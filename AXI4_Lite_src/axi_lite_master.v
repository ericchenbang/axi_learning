==> flow/design.v <==
module axi_lite_master(
    input  wire        ACLK,
    input  wire        ARESETn,
    output reg  [31:0] M_AXI_AWADDR,
    output reg         M_AXI_AWVALID,
    input  wire        M_AXI_AWREADY,
    output reg  [2:0]  M_AXI_AWPROT,
    output reg  [31:0] M_AXI_WDATA,
    output reg  [3:0]  M_AXI_WSTRB,
    output reg         M_AXI_WVALID,
    input  wire        M_AXI_WREADY,
    input  wire [1:0]  M_AXI_BRESP,
    input  wire        M_AXI_BVALID,
    output reg         M_AXI_BREADY,
    output reg  [31:0] M_AXI_ARADDR,
    output reg         M_AXI_ARVALID,
    input  wire        M_AXI_ARREADY,
    output reg  [2:0]  M_AXI_ARPROT,
    input  wire [31:0] M_AXI_RDATA,
    input  wire [1:0]  M_AXI_RRESP,
    input  wire        M_AXI_RVALID,
    output reg         M_AXI_RREADY
);
parameter 
    RESET_WAIT = 0,
    IDLE = 1,
    WRITE = 2,
    WAIT_B = 3,
    READ = 4,
    WAIT_R = 5,
    DONE = 6;
reg [2:0] state;
always @(posedge ACLK) begin
    if (!ARESETn) begin
        state <= RESET_WAIT;
        M_AXI_AWVALID <= 0;
        M_AXI_WVALID  <= 0;
        M_AXI_BREADY  <= 0;
        M_AXI_ARVALID <= 0;
        M_AXI_RREADY  <= 0;
        M_AXI_AWPROT <= 3'b000;
        M_AXI_ARPROT <= 3'b000;
    end else begin
        case (state)
            RESET_WAIT: begin
                state <= IDLE;
            end
            IDLE: begin
                M_AXI_AWADDR  <= 32'h0000_0004;
                M_AXI_WDATA   <= 32'h1234_5678;
                M_AXI_WSTRB  <= 4'b1111;
                M_AXI_AWVALID <= 1;
                M_AXI_WVALID  <= 1;
                state <= WRITE;
            end
            WRITE: begin
                if (M_AXI_AWREADY) M_AXI_AWVALID <= 0;
                if (M_AXI_WREADY)  M_AXI_WVALID  <= 0;
                if (!M_AXI_AWVALID && !M_AXI_WVALID) begin
                    M_AXI_BREADY <= 1;
                    state <= WAIT_B;
                end
            end
            WAIT_B: begin
                if (M_AXI_BVALID) begin
                    M_AXI_BREADY <= 0;
                    state <= READ;
                end
            end
            READ: begin
                M_AXI_ARADDR  <= 32'h0000_0004;
                M_AXI_ARVALID <= 1;
                if (M_AXI_ARVALID && M_AXI_ARREADY) begin
                    M_AXI_ARVALID <= 0;
                    M_AXI_RREADY  <= 1;
                    state <= WAIT_R;
                end
            end
            WAIT_R: begin
                if (M_AXI_RVALID) begin
                    M_AXI_RREADY <= 0;
                    state <= DONE;
                end
            end
            DONE: begin
                state <= DONE;
            end
        endcase
    end
end
endmodule
# ---- Step by step through the tools: axi_lite_master
# The steps from the RTL of axi_lite_master to its reports follow in flow order.
# Line numbers count from 1 in the design file above.
# Operators: Yosys type, input widths -> output width; for muxes data width and select width s.
# Cell names lack the library's common part.
# A cell with n/a has no value.
dict set report setup {
  top_module {axi_lite_master}
  clk_port {ACLK}
  library {sky130hd}
  lib_corner {tt_025C_1v80}
}

# ---- Elaborated design
# Yosys after proc, flatten, opt, wreduce and memory -nomap, before mapping. Memory bits, and registers merged into a memory's read port (data or address), are not among the register bits. Print and check cells are not counted. Equal cells are merged and count once.
dict set report bits {
  input_bits 43
  regBits 8
  out_inout_bits 111
}
dict set report classes {
  equal 12
  mux 16
  reduce_logical 14
}
# op count
set op_table {}
lappend op_table {{$pmux 3 s7} 1}
lappend op_table {{$ne 2x2->1 const B} 6}
lappend op_table {{$mux 3} 4}
lappend op_table {{$eq 3x3->1 const B} 3}
lappend op_table {{$pmux 1 s2} 4}
lappend op_table {{$reduce_bool 7->1} 1}
lappend op_table {{$mux 1} 7}
lappend op_table {{$reduce_bool 2->1} 3}
lappend op_table {{$eq 3x2->1 const B} 2}
lappend op_table {{$reduce_and 3->1} 2}
lappend op_table {{$reduce_and 5->1} 1}
lappend op_table {{$reduce_and 2->1} 2}
lappend op_table {{$eq 3x1->1 const B} 1}
lappend op_table {{$logic_not 3->1} 1}
lappend op_table {{$logic_and 1x1->1} 2}
lappend op_table {{$logic_not 1->1} 2}

# ---- Logic depth
# Yosys ltp: most cells in a row. Word level: on the elaborated netlist, between registers, memories and ports. Mapped: between sequential cells and ports; inverters and the memories' decode and read muxes count.
dict set report depth {
  ltp_word 4
  abc_area 1
  ltp_mapped 6
}

# ---- Mapped cells and area
# The flow's flattened synthesis, as Yosys stat reports it; memories are mapped. The netlist is that of the ABC_AREA named above (0 if unset); the other value can give another one.
# The area totals of this step are shown rounded.
# cell count area_total_um2
set by_type {}
lappend by_type {buf_4 106 795.763}
lappend by_type {dfxtp_1 11 220.211}
lappend by_type {nand2_1 18 67.565}
lappend by_type {a21oi_1 6 30.029}
lappend by_type {inv_1 5 18.768}
lappend by_type {nor2_1 5 18.768}
lappend by_type {nand2_2 2 12.512}
lappend by_type {inv_2 3 11.261}
lappend by_type {nor2_4 1 11.261}
lappend by_type {o211a_1 1 10.01}
lappend by_type {a21oi_2 1 8.758}
lappend by_type {conb_1 2 7.507}
lappend by_type {nand3_1 1 5.005}
dict set report mapped {
  cells 162
  mapped_area_um2 1217
  seq_area_um2 220.2
  ff_cells 11
  buf_cells 106
}

# ---- Worst setup path after synthesis
# Path of least setup slack by OpenSTA after synthesis, without wires, with an ideal clock, recovery checks aside; 20% of the period is set as input and as output delay. Where synthesis merged equal registers, the netlist keeps one of their names.
dict set report synth_path {
  path_type {reg-to-reg}
  start {register M_AXI_AWVALID}
  end {register M_AXI_BREADY}
  tclk_ns 0.748
  delay_ns 0.830
  t_arrival_ns 0.764
  driving_pins 7
  t_first_pin_ns 0.000
  slack_ns -0.082
  n_path_buf 0
  setup_time_ns 0.066
  period_less_setup_slack_ns 0.83
}
# "delay_ns" = arrival - input delay + setup time.
# "driving_pins" counts driving pins, that of a launching flip-flop among them; a cell with two outputs on the path counts twice.
# "period_less_setup_slack_ns" = period - worst setup slack (recovery checks aside). The figure is calculated, with input and output delays left at 20% of the set period.
# The rows between start and end are the longest chain of elaborated cells between them; the timing report does not say that the signal goes this way. Where chains are equally long, one stands for them.
# Each line given opens the expression or statement behind the cell; cells for indexed reads and writes are added by Yosys, which also makes memories of some case tables.
# A register here has more assigning lines than the two given.
dict set report synth_via {
  cell_sequence {dfxtp_1 inv_2 nand2_2 nand2_1 nand2_1 nand2_1 a21oi_2}
  elab_chain_cells 4
}
# element line_no
set synth_rtl {}
lappend synth_rtl {{from (decl)} 5} ;# output reg         M_AXI_AWVALID,
lappend synth_rtl {{from (assign)} 36} ;# M_AXI_AWVALID <= 0;
lappend synth_rtl {{from (assign)} 52} ;# M_AXI_AWVALID <= 1;
lappend synth_rtl {{$logic_not 1->1} 59} ;# if (!M_AXI_AWVALID && !M_AXI_WVALID) begin
lappend synth_rtl {{$logic_and 1x1->1} 59}
lappend synth_rtl {{$mux 1} 59}
lappend synth_rtl {{$pmux 1 s2} 44} ;# case (state)
lappend synth_rtl {{to (assign)} 38} ;# M_AXI_BREADY  <= 0;
lappend synth_rtl {{to (assign)} 60} ;# M_AXI_BREADY <= 1;
lappend synth_rtl {{to (decl)} 14} ;# output reg         M_AXI_BREADY,

# ---- Timing after layout
# From the final timing report of run 1: the path of least setup slack in the routed layout; clock arrival at registers is part of the times.
dict set report layout_path {
  path_type {reg-to-reg}
  start {register M_AXI_AWVALID}
  end {register M_AXI_BREADY}
  t_first_pin_ns 0.27
  t_arrival_ns 1.11
  tclk_ns 0.683
  driving_pins 7
  n_path_buf 1
  setup_time_ns 0.06
  slack_ns -0.22
}
# The rows between start and end are the longest chain of elaborated cells between them; the timing report does not say that the signal goes this way. Where chains are equally long, one stands for them.
# A register here has more assigning lines than the two given.
dict set report layout_via {
  cell_sequence {dfxtp_2 buf_6 inv_4 nand2_4 nor2_4 nand2_2 a21oi_2}
  elab_chain_cells 4
}
# element line_no
set layout_rtl {}
lappend layout_rtl {{from (decl)} 5} ;# output reg         M_AXI_AWVALID,
lappend layout_rtl {{from (assign)} 36} ;# M_AXI_AWVALID <= 0;
lappend layout_rtl {{from (assign)} 52} ;# M_AXI_AWVALID <= 1;
lappend layout_rtl {{$logic_not 1->1} 59} ;# if (!M_AXI_AWVALID && !M_AXI_WVALID) begin
lappend layout_rtl {{$logic_and 1x1->1} 59}
lappend layout_rtl {{$mux 1} 59}
lappend layout_rtl {{$pmux 1 s2} 44} ;# case (state)
lappend layout_rtl {{to (assign)} 38} ;# M_AXI_BREADY  <= 0;
lappend layout_rtl {{to (assign)} 60} ;# M_AXI_BREADY <= 1;
lappend layout_rtl {{to (decl)} 14} ;# output reg         M_AXI_BREADY,

--- measured runs ---
Stored flow runs of axi_lite_master (2 of them; Yosys, OpenROAD, sky130hd). They differ in their settings and are not a sequence. Constraints: input delay and output delay 20% of the set period each, output load 0.01 pF.
By "clock_period_reached_ns" is meant the clock period of the run minus its worst setup slack. This is arithmetic on one report: input and output delays are still those of the set period (20% each).
"timing.worst_path_ns" is the time allowed to the run's worst setup path (the clock period less input and output delay, where it has them) less its slack. Clock arrival times count: a late capture clock shortens it, a late launch clock lengthens it.
"final_power_uw": no workload was simulated; the value follows from the tool's default switching activity.
Measured values are rounded.

# run 1
==> flow/run.sh <==
#!/bin/bash
# the make line also repeats the synthesis and layout settings of config.mk as NAME=value (left out here)
make -C /OpenROAD-flow-scripts/flow DESIGN_CONFIG=/design/flow/config.mk WORK_HOME=/design/flow/orfs CLKGATE_MAP_FILE= finish
==> flow/config.mk <==
export PLATFORM = sky130hd
export DESIGN_NAME = axi_lite_master
export DESIGN_NICKNAME = axi_lite_master
export VERILOG_FILES = /design/flow/design.v
export SDC_FILE = /design/flow/constraint.sdc
export NUM_CORES = 4
export LEC_CHECK = 0
export ABC_AREA = 1
export CAP_MARGIN = 20
export CORE_ASPECT_RATIO = 0.91
export CORE_MARGIN = 2
export CORE_UTILIZATION = 43
export MAX_ROUTING_LAYER = met5
export PLACE_DENSITY_LB_ADDON = 0.12
export SETUP_SLACK_MARGIN = -0.03
export SLEW_MARGIN = 20
==> flow/constraint.sdc <==
create_clock -name core_clock -period 0.683 [get_ports {ACLK}]
set_input_delay 0.1366 -clock core_clock [delete_from_list [all_inputs] [get_ports {ACLK}]]
set_output_delay 0.1366 -clock core_clock [all_outputs]
set_load 0.01 [all_outputs]

==> run 1: results <==
final_power_uw=1675
synth_chip_area_um2=1217
die_area_um2=3274
finish.utilization_frac=0.423
post_route_stdcell_area_um2=1144
holdWs_ns=0.284
tns_ns=-1.868
clock_period_reached_ns=0.899
timing.worst_path_ns=0.90
worst_path_kind="reg-to-reg"
worstSetupSlack_ns=-0.216

# run 2
==> flow/run.sh <==
#!/bin/bash
# the make line also repeats the synthesis and layout settings of config.mk as NAME=value (left out here)
make -C /OpenROAD-flow-scripts/flow DESIGN_CONFIG=/design/flow/config.mk WORK_HOME=/design/flow/orfs CLKGATE_MAP_FILE= finish
==> flow/config.mk <==
export PLATFORM = sky130hd
export DESIGN_NAME = axi_lite_master
export DESIGN_NICKNAME = axi_lite_master
export VERILOG_FILES = /design/flow/design.v
export SDC_FILE = /design/flow/constraint.sdc
export NUM_CORES = 4
export LEC_CHECK = 0
export CAP_MARGIN = 20
export CORE_MARGIN = 2
export CORE_UTILIZATION = 30
export GPL_TIMING_DRIVEN = 1
export HOLD_SLACK_MARGIN = 0.2
export MAX_ROUTING_LAYER = met5
export PLACE_DENSITY_LB_ADDON = 0.09
export SLEW_MARGIN = 25
==> flow/constraint.sdc <==
create_clock -name core_clock -period 1.11 [get_ports {ACLK}]
set_input_delay 0.2220 -clock core_clock [delete_from_list [all_inputs] [get_ports {ACLK}]]
set_output_delay 0.2220 -clock core_clock [all_outputs]
set_load 0.01 [all_outputs]

==> run 2: results <==
final_power_uw=1081
synth_chip_area_um2=1191
die_area_um2=4490
finish.utilization_frac=0.276
post_route_stdcell_area_um2=1033
holdWs_ns=0.425
tns_ns=0.000
clock_period_reached_ns=1.056
timing.worst_path_ns=0.83
worst_path_kind="reg-to-output"
worstSetupSlack_ns=0.054
--- end ---
