==> flow/design.v <==
module master(
    input  wire        ACLK,
    input  wire        ARESETn,
    output reg  [31:0] M_AXI_AWADDR,
    output reg         M_AXI_AWVALID,
    input  wire        M_AXI_AWREADY,
    output reg  [2:0]  M_AXI_AWPROT,
    output reg  [3:0]  M_AXI_AWID,
    output reg  [7:0]  M_AXI_AWLEN,
    output reg  [2:0]  M_AXI_AWSIZE,
    output reg  [1:0]  M_AXI_AWBURST,
    output reg  [3:0]  M_AXI_AWCACHE,
    output reg         M_AXI_AWLOCK,
    output reg  [3:0]  M_AXI_AWQOS,
    output reg  [3:0]  M_AXI_AWREGION,
    output reg  [31:0] M_AXI_WDATA,
    output reg  [3:0]  M_AXI_WSTRB,
    output reg         M_AXI_WVALID,
    input  wire        M_AXI_WREADY,
    output reg         M_AXI_WLAST,
    input  wire [1:0]  M_AXI_BRESP,
    input  wire        M_AXI_BVALID,
    output reg         M_AXI_BREADY,
    input  wire [3:0]  M_AXI_BID,
    output reg  [31:0] M_AXI_ARADDR,
    output reg         M_AXI_ARVALID,
    input  wire        M_AXI_ARREADY,
    output reg  [2:0]  M_AXI_ARPROT,
    output reg  [3:0]  M_AXI_ARID,
    output reg  [7:0]  M_AXI_ARLEN,
    output reg  [2:0]  M_AXI_ARSIZE,
    output reg  [1:0]  M_AXI_ARBURST,
    output reg  [3:0]  M_AXI_ARCACHE,
    output reg         M_AXI_ARLOCK,
    output reg  [3:0]  M_AXI_ARQOS,
    output reg  [3:0]  M_AXI_ARREGION,
    input  wire [31:0] M_AXI_RDATA,
    input  wire [1:0]  M_AXI_RRESP,
    input  wire        M_AXI_RVALID,
    output reg         M_AXI_RREADY,
    input  wire [3:0]  M_AXI_RID,
    input  wire        M_AXI_RLAST
);
parameter RESET_WAIT = 2'd0, WRITE = 2'd1, READ = 2'd2, DONE = 2'd3;
reg [1:0] state;
localparam BURST_LEN = 4;        
reg [7:0] w_beat_cnt;            
localparam TOTAL_BURSTS = 8;
localparam MAX_WR_OUTSTANDING = 4;
reg [2:0] wr_outstanding;        
reg [2:0] rd_outstanding;
reg w_active;
reg [7:0] aw_issue_idx;
reg [7:0] w_burst_idx;
reg [3:0] aw_pending;
reg [7:0] ar_issue_idx;
wire aw_can_issue;
assign aw_can_issue = (aw_issue_idx < TOTAL_BURSTS) && 
                    (wr_outstanding < MAX_WR_OUTSTANDING) && 
                    !M_AXI_AWVALID;
wire ar_can_issue;
assign ar_can_issue = (ar_issue_idx < TOTAL_BURSTS) &&
                    (rd_outstanding < MAX_WR_OUTSTANDING) &&
                    !M_AXI_ARVALID;
localparam ID_W = 4;
localparam ID_NUM = 1 << ID_W;
reg r_active [0 : ID_NUM - 1];
reg [7:0] r_beat_cnt [0 : ID_NUM - 1];
wire [ID_W - 1 : 0] rid = M_AXI_RID;
integer i;
always @(posedge ACLK) begin
    if (!ARESETn) begin
        state <= RESET_WAIT;
        M_AXI_AWVALID <= 0;
        M_AXI_AWPROT <= 0;
        M_AXI_AWID <= 0;
        M_AXI_AWLEN <= 0;
        M_AXI_AWSIZE <= 3'b010;
        M_AXI_AWBURST <= 2'b01;
        M_AXI_AWCACHE <= 4'b0011;
        M_AXI_AWLOCK <= 0;
        M_AXI_AWQOS <= 0;
        M_AXI_AWREGION <= 0;
        M_AXI_WVALID  <= 0;
        M_AXI_WLAST <= 0;
        M_AXI_BREADY  <= 1;          
        w_active <= 0;
        aw_issue_idx <= 0;
        w_burst_idx <= 0;
        aw_pending <= 0;
        M_AXI_ARVALID <= 0;
        M_AXI_ARPROT <= 0;
        M_AXI_ARID    <= 0;
        M_AXI_ARLEN   <= 0;
        M_AXI_ARSIZE  <= 3'b010;
        M_AXI_ARBURST <= 2'b01;
        M_AXI_ARCACHE <= 4'b0011;
        M_AXI_ARLOCK <= 0;
        M_AXI_ARQOS <= 0;
        M_AXI_ARREGION <= 0;
        M_AXI_RREADY  <= 0;
        ar_issue_idx <= 0;
        for (i = 0; i < ID_NUM; i = i + 1) begin
            r_active[i] <= 0;
            r_beat_cnt[i] <= 0;
        end
    end else begin
        case (state)
            RESET_WAIT: begin
                state <= WRITE;
            end
            WRITE: begin
                if (aw_can_issue) begin
                    M_AXI_AWADDR  <= 32'h0000_0000 + (aw_issue_idx * 16);
                    M_AXI_AWLEN   <= BURST_LEN - 1;
                    M_AXI_AWSIZE  <= 3'b010;
                    M_AXI_AWBURST <= 2'b01;
                    M_AXI_AWVALID <= 1;
                    aw_issue_idx <= aw_issue_idx + 1;
                end 
                if (M_AXI_AWVALID && M_AXI_AWREADY) begin
                    M_AXI_AWVALID <= 0;
                    aw_pending <= aw_pending + 1;
                end
                if (!w_active && aw_pending > 0) begin
                    M_AXI_WDATA <= 32'h1000_0000 + (w_burst_idx * 16);
                    M_AXI_WSTRB <= 4'b1111;
                    M_AXI_WVALID <= 1;
                    M_AXI_WLAST <= 0;
                    w_active <= 1;
                    w_beat_cnt <= 0;
                end
                if (w_active && M_AXI_WVALID && M_AXI_WREADY) begin
                    w_beat_cnt <= w_beat_cnt + 1;
                    M_AXI_WDATA <= M_AXI_WDATA + 1;
                    if (w_beat_cnt == BURST_LEN - 2) begin
                        M_AXI_WLAST <= 1;
                    end
                    if (w_beat_cnt == BURST_LEN - 1) begin
                        M_AXI_WVALID <= 0;
                        M_AXI_WLAST <= 0;
                        w_active <= 0;
                        w_burst_idx <= w_burst_idx + 1;
                        aw_pending <= aw_pending - 1;
                    end
                end
                if ((aw_issue_idx == TOTAL_BURSTS) && 
                    (wr_outstanding == 0) && 
                    !w_active && !M_AXI_AWVALID) begin
                    state <= READ;
                end 
            end
            READ: begin
                if (ar_can_issue) begin
                    M_AXI_ARADDR <= 32'h0000_0000 + ar_issue_idx * 16;
                    M_AXI_ARLEN <= BURST_LEN - 1;
                    M_AXI_ARSIZE <= 3'b010;
                    M_AXI_ARBURST <= 2'b01;
                    M_AXI_ARID <= ar_issue_idx[ID_W - 1 : 0];
                    M_AXI_ARVALID <= 1;
                    ar_issue_idx <= ar_issue_idx + 1;
                end
                if (M_AXI_ARVALID && M_AXI_ARREADY) begin
                    M_AXI_ARVALID <= 0;
                end
                if (rd_outstanding > 0) begin
                    M_AXI_RREADY <= 1;
                end
                else begin
                    M_AXI_RREADY <= 0;
                end
                if (M_AXI_RVALID && M_AXI_RREADY) begin
                    $display("Read ID %0d beat %0d = %h", 
                            rid, r_beat_cnt[rid], M_AXI_RDATA);
                    if (!r_active[rid]) begin
                        r_active[rid] <= 1;
                        r_beat_cnt[rid] <= 1;
                    end 
                    else begin
                        r_beat_cnt[rid] <= r_beat_cnt[rid] + 1;
                    end
                    if (M_AXI_RLAST) begin
                        r_active[rid] <= 0;
                        r_beat_cnt[rid] <= 0;
                    end
                end
                if ((ar_issue_idx == TOTAL_BURSTS) && 
                    (rd_outstanding == 0) && 
                    !M_AXI_ARVALID) begin
                    state <= DONE;
                end 
            end 
            DONE: begin
                state <= DONE;
            end
        endcase
    end
end
always @(posedge ACLK) begin
    if (!ARESETn) begin
        wr_outstanding <= 0;
    end else begin
        case ({M_AXI_AWVALID && M_AXI_AWREADY,
               M_AXI_BVALID  && M_AXI_BREADY})
            2'b10: wr_outstanding <= wr_outstanding + 1;
            2'b01: wr_outstanding <= wr_outstanding - 1;
            2'b11: wr_outstanding <= wr_outstanding;         
            default: wr_outstanding <= wr_outstanding;
        endcase
    end
end
always @(posedge ACLK) begin
    if (!ARESETn) begin
        rd_outstanding <= 0;
    end else begin
        case ({M_AXI_ARVALID && M_AXI_ARREADY,
               M_AXI_RVALID && M_AXI_RREADY && M_AXI_RLAST})
            2'b10: rd_outstanding <= rd_outstanding + 1;
            2'b01: rd_outstanding <= rd_outstanding - 1;
            2'b11: rd_outstanding <= rd_outstanding;
            default: rd_outstanding <= rd_outstanding;
        endcase
    end
end
endmodule
Reports on master
What the tools print for master, step after step. Lines are those of the file above, counted from 1. The mark n/a stands for no value.

Design top: master. Clock: ACLK. Library: sky130hd. Library corner: tt_025C_1v80.

Elaborated design
Source: Yosys, flattened and elaborated, memories not mapped. Widths are those after wreduce. Registers that Yosys merges into a memory's read port (data or address) are not register bits. Print and check cells do not count. Equal cells are merged and count once. Memory sizes are those after Yosys's memory passes, which may raise the word count (mostly to a power of two), join words into wider ones and drop unused or constant bits.

Under reduce/logical cells stands 38. The figure for multiplexer cells is 72. Bitwise gates (word level): 17. Under magnitude comparators stands 6. For add/sub/neg operators the number is 13. Under eq/ne operators stands 13.

Operators with widths (number): 8-bit two-way mux (15); 32-bit two-way mux (2); 8-bit parallel mux with 2-bit select (3); 1-bit two-way mux (42); 8-bit by 1-bit adder with 8-bit output (second input constant) (5); 32-bit by 1-bit adder with 32-bit output (second input constant) (1); 29-bit by 12-bit adder with 30-bit output (first input constant) (1); 1-bit OR (17); 1-bit logical AND (16); 8-bit by 2-bit == test with 1-bit output (second input constant) (2); 8-bit by 4-bit less-than comparator with 1-bit output (second input constant) (2); 8-bit by 4-bit == test with 1-bit output (second input constant) (2); 3-bit AND reduction (5); 3-bit parallel mux with 2-bit select (2); 4-bit two-way mux (3); 2-bit nonzero test (5); 2-bit == test (second input constant) (4); 2-bit AND reduction (4); 2-bit parallel mux with 4-bit select (1); 2-bit by 1-bit == test with 1-bit output (second input constant) (3); 3-bit by 1-bit adder with 3-bit output (second input constant) (2); 3-bit by 1-bit subtractor with 3-bit output (second input constant) (2); 3-bit less-than comparator (second input constant) (2); 3-bit logical NOT (2); 2-bit inequality test (second input constant) (2); 4-bit by 1-bit adder with 4-bit output (second input constant) (1); 4-bit by 1-bit subtractor with 4-bit output (second input constant) (1); 4-bit by 1-bit > comparator with 1-bit output (second input constant) (1).

Not listed: further kinds 7, cells in them 11.

The figure for word-level cells is 181. The entry for register bits after elaboration reads 104. The entry for memories reads 2. The entry for output and inout bits reads 172. The entry for RAM bits reads 144.

Memory list: r_beat_cnt (depth 16, width 8, RTL line 68) `reg [7:0] r_beat_cnt [0 : ID_NUM - 1];`; r_active (depth 16, width 1, RTL line 67) `reg r_active [0 : ID_NUM - 1];`.

Longest topological paths
Longest topological path by Yosys (ltp), each cell counted once; first at word level (registers and memories cut), then after technology mapping (sequential cells cut; the memories' decode and read muxes count).

Word-level depth: 7. For ABC_AREA the number is 1. For mapped depth the number is 9. The figure for depth with buffers taken out is 9.

After synthesis
Source: synth_stat.txt of the flow (Yosys; design flattened, memories mapped). It holds for the ABC_AREA given above (unset counts as 0); a run with the other value may have another netlist. The area totals of this step are shown rounded.

Cell types (number): sky130_fd_sc_hd__edfxtp_1 (56); sky130_fd_sc_hd__dfxtp_1 (49); sky130_fd_sc_hd__buf_4 (114); sky130_fd_sc_hd__nand2_1 (179); sky130_fd_sc_hd__nor2_1 (77); sky130_fd_sc_hd__a21oi_1 (57); sky130_fd_sc_hd__inv_1 (71); sky130_fd_sc_hd__ha_1 (13); sky130_fd_sc_hd__o21ai_0 (30); sky130_fd_sc_hd__nand3_1 (27); sky130_fd_sc_hd__nand3b_1 (13); sky130_fd_sc_hd__nor2_4 (6); sky130_fd_sc_hd__nand4_1 (10); sky130_fd_sc_hd__nor2_2 (10); sky130_fd_sc_hd__xor2_1 (6); sky130_fd_sc_hd__fa_1 (2); sky130_fd_sc_hd__nor2_8 (2); sky130_fd_sc_hd__nand3_4 (2).

Other cell types: 21; their cells: 49.

The figure for mapped flip-flops is 105. For cells in the netlist the number is 773. Synthesis area: 6240 sq um.

Top module master; platform sky130hd; tools Yosys and OpenROAD; 2 stored runs in no particular order. Input and output delays are each 20% of the period that was set; the output load is 0.01 pF. "clock period reached": clock period set for the run, less the worst setup slack. It is reckoned from that one timing run; input and output delays stay at 20% of the period that was set. Results are given in rounded form.

Record 1 has these settings: period_ns 5.74; CORE_UTILIZATION 22; PLACE_DENSITY 0.53; TNS_END_PERCENT 30; ABC_AREA 1; GPL_ROUTABILITY_DRIVEN 0; CTS_CLUSTER_DIAMETER 65; MIN_ROUTING_LAYER met2; CAP_MARGIN 20; CORE_MARGIN 2; SLEW_MARGIN 20. The utilization of the finished layout comes to 26.0%. The synthesis area reads 6,240 sq um. The setup slack of the critical path comes to 2,080 ps. The total die area comes to 29,700 sq um. The standard-cell area after routing comes to 7,230 sq um. The clock period reached comes to 3,656 ps. For the final worst hold slack the run shows 432 ps.

Record 2 has these settings: period_ns 5.79; CAP_MARGIN 20; CORE_MARGIN 2; CORE_UTILIZATION 40; SLEW_MARGIN 20. For the final worst hold slack the run shows 437 ps. The utilization of the finished layout comes to 46.3%. The synthesis area reads 5,700 sq um. The setup slack of the critical path comes to 2,710 ps. The total die area comes to 15,200 sq um. The clock period reached comes to 3,079 ps. The standard-cell area after routing comes to 6,420 sq um.
